==> flow/design.v <==
module VGA_Controller(reset,
                      vga_clk,
                      BLANK_n,
                      HS,
                      VS,
		    		          CoorX,
		     		          CoorY
			     );
input reset;
input vga_clk;
output reg BLANK_n;
output reg HS;
output reg VS;
output [10:0] CoorX;
output [9:0] CoorY;
parameter hori_line  = 800;        
parameter hori_back  = 48;
parameter hori_front = 16;
parameter vert_line  = 525;       
parameter vert_back  = 33;
parameter vert_front = 10;
parameter H_sync_cycle = 96;
parameter V_sync_cycle = 2;
reg  [10:0] h_cnt;
reg  [9:0] v_cnt;
wire cHD,cVD,cDEN,hori_valid,vert_valid;
assign CoorX  = ( h_cnt<(hori_line-hori_front)&& (h_cnt>=hori_back+H_sync_cycle))	?	h_cnt-hori_back-H_sync_cycle	:	11'd640;
assign CoorY  = (v_cnt<(vert_line-vert_front)&& (v_cnt>=vert_back+V_sync_cycle))	?	v_cnt-vert_back-V_sync_cycle :	10'd480; 
always@(negedge vga_clk,posedge reset)
begin
  if (reset)
  begin
     h_cnt<=11'd0;  
     v_cnt<=10'd0;  
  end
  else
    begin
      if (h_cnt==hori_line-1)  
      begin 
         h_cnt<=0;
         if (v_cnt==vert_line-1)  
            v_cnt<=0;
         else
            v_cnt<=v_cnt+1;
      end
      else
         h_cnt<=h_cnt+1;  
    end
end
assign cHD = (h_cnt<H_sync_cycle) ? 1'b0:1'b1;
assign cVD = (v_cnt<V_sync_cycle) ? 1'b0:1'b1;
assign hori_valid = (h_cnt<(hori_line-hori_front)&& h_cnt>=hori_back+H_sync_cycle)? 1'b1: 1'b0;
assign vert_valid = (v_cnt<(vert_line-vert_front)&& v_cnt>=vert_back+V_sync_cycle)? 1'b1: 1'b0;
assign cDEN = hori_valid && vert_valid ;
always@(negedge vga_clk)
begin
  HS<=cHD;
  VS<=cVD;
  BLANK_n<=cDEN;
end
endmodule
# Reports on VGA_Controller
# The steps from the RTL of VGA_Controller to its reports follow in flow order.
# Line numbers count from 1 in the design file above.
# Cell names lack the library's common part.
# Not given: n/a
[design]
top_module = "VGA_Controller"
clk_port = "vga_clk"
cell_library = "sky130hd"
corner = "tt_025C_1v80"

# Elaborated design
# Counts by Yosys on the flattened word-level netlist (proc, flatten, opt, wreduce; memories kept). Register bits leave out memories and registers merged into their read ports (data or address); mux counts leave out enables and synchronous resets folded into registers. Print and check cells are left out. Cells with the same type and inputs are merged into one.
[word_totals]
register_bits = 24
in_bits = 2
out_inout_bits = 24
[op_classes]
add_sub_neg = 6
compare = 6
n_eq = 2
mux = 8
reduce_logical = 3
[ops]
columns = ["operator", "count"]
rows = [
  ["11-bit two-way mux", 2],
  ["10-bit two-way mux", 2],
  ["11-bit by 1-bit adder with 11-bit output (second input constant)", 1],
  ["11-bit by 10-bit < comparator with 1-bit output (second input constant)", 1],
  ["11-bit by 10-bit equality test with 1-bit output (second input constant)", 1],
  ["11-bit by 6-bit subtractor with 11-bit output (second input constant)", 1],
  ["11-bit by 7-bit < comparator with 1-bit output (second input constant)", 1],
  ["11-bit by 8-bit subtractor with 11-bit output (second input constant)", 1],
  ["11-bit by 8-bit greater-or-equal comparator with 1-bit output (second input constant)", 1],
  ["10-bit by 1-bit adder with 10-bit output (second input constant)", 1],
  ["10-bit < comparator (second input constant)", 1],
  ["10-bit equality test (second input constant)", 1],
  ["10-bit by 2-bit < comparator with 1-bit output (second input constant)", 1],
  ["10-bit by 3-bit subtractor with 10-bit output (second input constant)", 1],
  ["10-bit by 6-bit subtractor with 10-bit output (second input constant)", 1],
  ["10-bit by 6-bit greater-or-equal comparator with 1-bit output (second input constant)", 1],
  ["1-bit two-way mux", 4],
  ["1-bit logical AND", 3],
]

# Logic depth
# Longest topological path by Yosys (ltp), each cell counted once; first at word level (registers and memories cut), then after technology mapping (sequential cells cut; the memories' decode and read muxes count).
[depth]
ltp_word = 4
abc_area = 0
depth_mapped = 7
ltp_nobuf = 6

# Netlist
# Source: synth_stat.txt of the flow (Yosys; design flattened, memories mapped). It holds for the ABC_AREA given above (unset counts as 0); a run with the other value may have another netlist.
[synth_totals]
mapped_cells = 176
mapped_area_um2 = 1656.6
seqArea_um2 = 585.6
flip_flops = 24
n_buf = 9
[by_type]
columns = ["cell", "count", "area_total_um2"]
rows = [
  ["dfrtn_1", 21, 525.504],
  ["xnor2_1", 12, 105.101],
  ["ha_1", 6, 75.072],
  ["nor2_1", 18, 67.565],
  ["dfxtp_1", 3, 60.058],
  ["nand2_1", 14, 52.55],
  ["xor2_1", 6, 52.55],
  ["o21ai_0", 10, 50.048],
  ["nand3_1", 9, 45.043],
  ["nor4_4", 2, 42.541],
  ["inv_1", 9, 33.782],
  ["and3_1", 5, 31.28],
  ["buf_2", 6, 30.029],
  ["nor3_2", 3, 30.029],
  ["o41ai_4", 1, 27.526],
  ["and2_1", 4, 25.024],
  ["nand4_1", 4, 25.024],
  ["nand4b_4", 1, 23.773],
]
# Other cell types: 29; their cells: 42.

# 2 stored runs of VGA_Controller in the flow (synthesis by Yosys, layout by OpenROAD, sky130hd cells), in arbitrary order. Constraints: input delay and output delay 20% of the set period each, output load 0.01 pF.
# "power_uw" is the tool's figure for a default switching activity; nothing was simulated.

[[run]]
name = "run A"
[run.settings]
period_ns = 10.2
CORE_UTILIZATION = 51
SETUP_SLACK_MARGIN = 0.91
PLACE_DENSITY_LB_ADDON = 0.14
GPL_ROUTABILITY_DRIVEN = 0
CTS_CLUSTER_DIAMETER = 37
SLEW_MARGIN = 5
MIN_ROUTING_LAYER = "met2"
CAP_MARGIN = 20
CORE_MARGIN = 2
[run.results]
util_pct = 69.6
ws_setup_ns = 0.927
synthesis_area_um2 = 1656.6
design_die_area_um2 = 3720.4
total_negative_slack_ns = 0.000
final_cell_area_um2 = 2142.1
hold_worst_slack_ns = 0.500
power_uw = 148.6

[[run]]
name = "run B"
[run.settings]
period_ns = 9.58
CORE_UTILIZATION = 17
SETUP_SLACK_MARGIN = 1.62
PLACE_DENSITY_LB_ADDON = 0.11
CORE_MARGIN = 8
CELL_PAD_IN_SITES_GLOBAL_PLACEMENT = 3
TNS_END_PERCENT = 5
GPL_TIMING_DRIVEN = 1
MIN_ROUTING_LAYER = "met1"
CAP_MARGIN = 20
SLEW_MARGIN = 20
[run.results]
util_pct = 24.3
ws_setup_ns = 0.909
synthesis_area_um2 = 1656.6
design_die_area_um2 = 13159.5
total_negative_slack_ns = 0.000
final_cell_area_um2 = 2327.2
hold_worst_slack_ns = 0.492
power_uw = 171.6
